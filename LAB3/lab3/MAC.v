==> flow/design.v <==
`timescale 1ns/10ps
module MAC (
    clock,
    reset,
    a,
    b,
    c,
    a_out,
    b_out,
    c_out,
    result,
    done
);
input                       clock, reset;
input           [  3:0 ]    a, b;
input           [  7:0 ]    c;
output reg      [  3:0 ]    a_out, b_out;
output reg      [  7:0 ]    c_out;
output reg      [  8:0 ]    result;
output reg                  done;
always @(posedge clock or posedge reset) begin
    if (reset) begin
        a_out <= 4'b0;
        b_out <= 4'b0;
        c_out <= 8'b0;
        result <= 9'b0;
        done <= 0;
    end else begin
        a_out <= a;
        b_out <= b;
        c_out <= c;
        result <= (a * b) + c;
        done <= 1;
    end
end
endmodule
======== Tool chain data of MAC ========
The steps from the RTL of MAC to its reports follow in flow order.
Lines are those of the file above, counted from 1.
Library cell names are shortened.
The mark -- stands for no value.
design
  top ..................................... MAC
  clock ................................... clock
  cell library ............................ sky130hd
  timing corner ........................... tt_025C_1v80

======== Elaborated design ========
Counts by Yosys on the flattened word-level netlist (proc, flatten, opt, wreduce; memories kept). Register bits leave out memories and registers merged into their read ports (data or address); mux counts leave out enables and synchronous resets folded into registers. Print and check cells are left out. Cells with the same type and inputs are merged into one.
word-level totals
  flip-flop bits (word level) ............. 26
  output and inout port bits .............. 26
  cells after elaboration ................. 7
cells by class
  $add $sub $neg .......................... 1
  $mul .................................... 1
operators by type and width
  operator                   count
  multiplier 4 x 4 -> 8 bit  1
  adder 8 x 8 -> 9 bit       1

======== Depth ========
Longest topological path by Yosys (ltp), each cell counted once; first at word level (registers and memories cut), then after technology mapping (sequential cells cut; the memories' decode and read muxes count).
logic depth
  depth in word-level cells ............... 2
  ABC_AREA ................................ 0
  depth in mapped cells ................... 13
  gate-level depth less buffers ........... 13

======== Synthesis result ========
Source: synth_stat.txt of the flow (Yosys; design flattened, memories mapped). It holds for the ABC_AREA given above (unset counts as 0); a run with the other value may have another netlist.
Totals and module areas in this step are rounded.
cell types
  cell      count
  dfrtp_1   26
  ha_1      17
  fa_1      9
  inv_1     24
  and2_1    9
  xnor2_1   4
  nand2_1   7
  a21oi_2   2
  xor2_1    2
  a21oi_1   3
  a311oi_2  1
  nor2_1    4
  a21o_1    1
  o21a_1    1
  o21bai_1  1
  nor2b_1   1
  conb_1    1
mapped netlist
  cells in the netlist .................... 113
  cell area after synthesis ............... 0.00136 mm²
  mapped flip-flops ....................... 26

======== Worst setup path after synthesis ========
OpenSTA on the mapped netlist: ideal clock, no wires. The path of least setup slack (recovery checks aside). Input and output delay are each 20% of the period. Register names are those of the netlist, which keeps one name where synthesis merged equal registers.
path after synthesis
  kind .................................... in2reg
  from .................................... in a[0]
  to ...................................... reg result[8]
  clock period ............................ 4.09 ns
  input delay ............................. 0.818 ns
  library setup time ...................... 0.128 ns
  launch time at the first pin ............ 0.818 ns
  arrival ................................. 3.445 ns
  data required time ...................... 3.962 ns
  path slack .............................. 0.517 ns
  path delay .............................. 2.755 ns
  driving pins on the path ................ 10
  path buffers ............................ 0
  period reached after synthesis .......... 3.573 ns
"path delay" = arrival - input delay + setup time.
"driving pins on the path" counts driving pins, that of a launching flip-flop among them; a cell with two outputs on the path counts twice.
"period reached after synthesis" = period - worst setup slack (recovery checks aside). The figure is calculated, with input and output delays left at 20% of the set period.
Between the ends stands the longest chain of elaborated cells between them, by number of cells; it is not shown to be the way that was timed. Of several equally long chains one is given.
A line is the first line of the expression or statement that the cell stems from. Yosys adds cells for indexed reads and writes and turns some case tables into memories.
on the way, after synthesis
  cells stage by stage .................... nand2_1 fa_1 fa_1 fa_1 inv_1 ha_1 nor2b_1 a311oi_2 a21oi_1 xor2_1
  length of the longest elaborated chain .. 2
  elaborated cells on any way between the ends .. 2
  RTL lines with such cells ............... 1
  classes of those cells .................. add/sub: 1; mul: 1
ends and longest elaborated chain, after synthesis
  what                       line  RTL
  from (decl)                15    input           [  3:0 ]    a, b;
  multiplier 4 x 4 -> 8 bit  32    result <= (a * b) + c;
  adder 8 x 8 -> 9 bit       32
  to (assign)                26    result <= 9'b0;
  to (assign)                32
  to (decl)                  19    output reg      [  8:0 ]    result;

======== Path in the finished layout ========
From the final timing report of flow run 2: the path of least setup slack in the routed layout; clock arrival at registers is part of the times.
path after layout
  kind .................................... in2reg
  from .................................... in a[1]
  to ...................................... reg result[8]
  clock period ............................ 3.91 ns
  input delay ............................. 0.78 ns
  library setup time ...................... 0.10 ns
  launch time at the first pin ............ 0.78 ns
  arrival ................................. 3.96 ns
  data required time ...................... 4.13 ns
  path slack .............................. 0.17 ns
  driving pins on the path ................ 11
  path buffers ............................ 1
Between the ends stands the longest chain of elaborated cells between them, by number of cells; it is not shown to be the way that was timed. Of several equally long chains one is given.
on the way, after layout
  cells stage by stage .................... clkdlybuf4s50_1 nand2_1 fa_1 fa_1 fa_1 inv_1 ha_1 nor2b_1 a311oi_2 a21oi_1 xor2_1
  length of the longest elaborated chain .. 2
  elaborated cells on any way between the ends .. 2
  RTL lines with such cells ............... 1
  classes of those cells .................. add/sub: 1; mul: 1
ends and longest elaborated chain, after layout
  what                       line  RTL
  from (decl)                15    input           [  3:0 ]    a, b;
  multiplier 4 x 4 -> 8 bit  32    result <= (a * b) + c;
  adder 8 x 8 -> 9 bit       32
  to (assign)                26    result <= 9'b0;
  to (assign)                32
  to (decl)                  19    output reg      [  8:0 ]    result;

Subject: flow runs of MAC

Hi,

Below are 2 stored runs of the flow (Yosys, OpenROAD; platform sky130hd) on MAC, each with its settings and what was measured, unordered. Constraints: input delay and output delay 20% of the set period each, output load 0.01 pF.
"achieved period" = clock period - worst setup slack. The figure is calculated, with input and output delays left at 20% of the set period.
"worst path time" means the part of the period allowed to the worst setup path (the constraints hold back 20% at inputs and 20% at outputs) less its slack; where the path has registers, the arrival times of their clocks count too.
"power consumption" rests on the timing tool's default activity at the inputs, not on a simulated workload.
Measured values are rounded.

---- flow run 1 ----
settings
  period_ns = 2.53
  CORE_UTILIZATION = 62
  SETUP_SLACK_MARGIN = -0.01
  CELL_PAD_IN_SITES_DETAIL_PLACEMENT = 0
  GPL_TIMING_DRIVEN = 0
  GPL_ROUTABILITY_DRIVEN = 1
  CTS_CLUSTER_SIZE = 77
  SLEW_MARGIN = 20
  MAX_ROUTING_LAYER = met5
  CAP_MARGIN = 20
  CORE_MARGIN = 2
results
  unfinished; error DPL-0033 in clock tree synthesis

---- flow run 2 ----
settings
  period_ns = 3.91
  CORE_UTILIZATION = 44
  CAP_MARGIN = 20
  CORE_MARGIN = 2
  SLEW_MARGIN = 20
results
  synthesis area .......................... 0.00136 mm²
  full die area ........................... 0.00356 mm²
  std-cell area (final layout) ............ 0.00198 mm²
  final utilization ....................... 65.9%
  worst setup slack after layout .......... 0.168 ns
  final setup TNS ......................... 0.000 ns
  worst hold slack after layout ........... 0.671 ns
  power consumption ....................... 0.788 mW
  achieved period ......................... 3.742 ns
  worst path time ......................... 2.96 ns
  worst path kind ......................... in2reg

Regards
